==> flow/design.v <==
module register_hl # (parameter N = 16)
 (input                clk,
  input [N/2-1:0]      inh,
  input [N/2-1:0]      inl,
  input                loadh,
  input                loadl,
  input                clear,
  output logic[N-1:0]  out	  	);
  always_ff @ (posedge clk, posedge clear) begin
  end	
  always_ff @ (posedge clk, posedge clear) begin
    if(clear) out[N-1:0] <= 0;
    else begin
      if (loadh) out[N-1:N/2] <= inh;
      if (loadl) out[N/2-1:0] <= inl;
    end
  end
endmodule
# [From RTL to reports: register_hl]
# What the tools print for register_hl, step after step.
# Lines are those of the file above, counted from 1.
# Operators: Yosys type, input widths -> output width; for muxes data width and select width s.
# Library cell names are shortened.
# A cell with -- has no value.
[setup] top_module="register_hl" clk_port="clk" cell_library="sky130hd" corner="tt_025C_1v80"

# [Word-level counts]
# Yosys after proc, flatten, opt, wreduce and memory -nomap, before mapping. Enables and synchronous resets that opt folds into registers are not counted as muxes. Memory bits, and registers merged into a memory's read port (data or address), are not among the register bits. Print and check cells are not counted. Equal cells are merged and count once.
[word_totals] out_inout_bits=16 ramBits=0 clocked_rd_ports_x_width=0 wordCells=2 latchBits=0 romBits=0 mem_count=0 regBits=16 inputBits=20
[op_classes] n_cmp=0 multipliers=0 n_eq=0 addsub=0 shifts=0 n_mux=0 n_div=0 n_logic=0 n_reduce_logical=0

# [Logic depth]
# Longest topological path by Yosys (ltp), each cell counted once; first at word level (registers and memories cut), then after technology mapping (sequential cells cut; the memories' decode and read muxes count).
[depth] depth_word=0 abc_area=0 depth_mapped=2 mapped_depth_nobuf=1

# [Mapped cells and area]
# Source: synth_stat.txt of the flow (Yosys; design flattened, memories mapped). It holds for the ABC_AREA given above (unset counts as 0); a run with the other value may have another netlist.
[synth_totals] n_buf=2 mapped_area_mm2=0.0006669 seq_area_mm2=0.0004004 ff_cells=16 stdcells=35
[types] cell_type="dfrtp_1" n=16 type_area_um2=400.384
[types] cell_type="mux2_4" n=16 type_area_um2=240.23
[types] cell_type="buf_6" n=2 type_area_um2=22.522
[types] cell_type="inv_1" n=1 type_area_um2=3.754

# [Path before layout]
# OpenSTA on the mapped netlist: ideal clock, no wires. The path of least setup slack (recovery checks aside). Input and output delay are each 20% of the period. Register names are those of the netlist, which keeps one name where synthesis merged equal registers.
[synth_path] path_type="in2reg" startpoint="input port loadl" endpoint="register out[0]" n_path_buf=1 launch_ns=0.260 required_time_ns=1.175 setup_ns=0.125 arrival_time_ns=0.677 in_delay_ns=0.260 path_stages=2 path_delay_ns=0.542 setup_slack_ns=0.498 clock_period_ns=1.3 period_less_setup_slack_ns=0.802
# "path_delay_ns" = arrival - input delay + setup time.
# "path_stages" counts driving pins, that of a launching flip-flop among them; a cell with two outputs on the path counts twice.
# "period_less_setup_slack_ns" is the clock period less the worst setup slack; recovery checks do not enter. This is arithmetic on one report: input and output delays are still those of the set period (20% each).
[synth_between] cell_sequence="buf_6 -> mux2_4" elab_chain_len=0 cells_between=0 lines_between=0
[synth_lines] item="start: declaration" line_no=6 rtl="input                loadl,"
[synth_lines] item="end: assignment" line_no=12 rtl="if(clear) out[N-1:0] <= 0;"
[synth_lines] item="end: assignment" line_no=15 rtl="if (loadl) out[N/2-1:0] <= inl;"
[synth_lines] item="end: declaration" line_no=8 rtl="output logic[N-1:0] out );"

Data sheet: physical implementation of register_hl

Design register_hl on sky130hd. What follows are 2 stored runs of the flow, each under its own settings; their order means nothing. The constraints put input and output delay at 20% of the set period each and load the outputs with 0.01 pF.

[flow] stored run 1: files
==> flow/run.sh <==
#!/bin/bash
# the make line also repeats the synthesis and layout settings of config.mk as NAME=value (left out here)
make -C /OpenROAD-flow-scripts/flow DESIGN_CONFIG=/design/flow/config.mk WORK_HOME=/design/flow/orfs CLKGATE_MAP_FILE= finish
==> flow/config.mk <==
export PLATFORM = sky130hd
export DESIGN_NAME = register_hl
export DESIGN_NICKNAME = register_hl
export VERILOG_FILES = /design/flow/design.v
export SDC_FILE = /design/flow/constraint.sdc
export NUM_CORES = 4
export LEC_CHECK = 0
export CAP_MARGIN = 20
export CORE_MARGIN = 2
export CORE_UTILIZATION = 69
export CTS_CLUSTER_DIAMETER = 110
export CTS_CLUSTER_SIZE = 29
export GPL_TIMING_DRIVEN = 1
export PLACE_DENSITY_LB_ADDON = 0.2
export SETUP_SLACK_MARGIN = 0.16
export SLEW_MARGIN = 40
==> flow/constraint.sdc <==
create_clock -name core_clock -period 0.823 [get_ports {clk}]
set_input_delay 0.1646 -clock core_clock [delete_from_list [all_inputs] [get_ports {clk}]]
set_output_delay 0.1646 -clock core_clock [all_outputs]
set_load 0.01 [all_outputs]

[flow] stored run 1: incomplete, placement halted on FLW-0024

[flow] stored run 2: files
==> flow/run.sh <==
#!/bin/bash
# the make line also repeats the synthesis and layout settings of config.mk as NAME=value (left out here)
make -C /OpenROAD-flow-scripts/flow DESIGN_CONFIG=/design/flow/config.mk WORK_HOME=/design/flow/orfs CLKGATE_MAP_FILE= finish
==> flow/config.mk <==
export PLATFORM = sky130hd
export DESIGN_NAME = register_hl
export DESIGN_NICKNAME = register_hl
export VERILOG_FILES = /design/flow/design.v
export SDC_FILE = /design/flow/constraint.sdc
export NUM_CORES = 4
export LEC_CHECK = 0
export CAP_MARGIN = 20
export CORE_MARGIN = 7
export CORE_UTILIZATION = 55
export GPL_ROUTABILITY_DRIVEN = 1
export MAX_ROUTING_LAYER = met5
export MIN_ROUTING_LAYER = met2
export PLACE_DENSITY_LB_ADDON = 0.3
export SLEW_MARGIN = 40
export TNS_END_PERCENT = 75
==> flow/constraint.sdc <==
create_clock -name core_clock -period 1.51 [get_ports {clk}]
set_input_delay 0.3020 -clock core_clock [delete_from_list [all_inputs] [get_ports {clk}]]
set_output_delay 0.3020 -clock core_clock [all_outputs]
set_load 0.01 [all_outputs]

[flow] stored run 2: incomplete, placement halted on DPL-0033
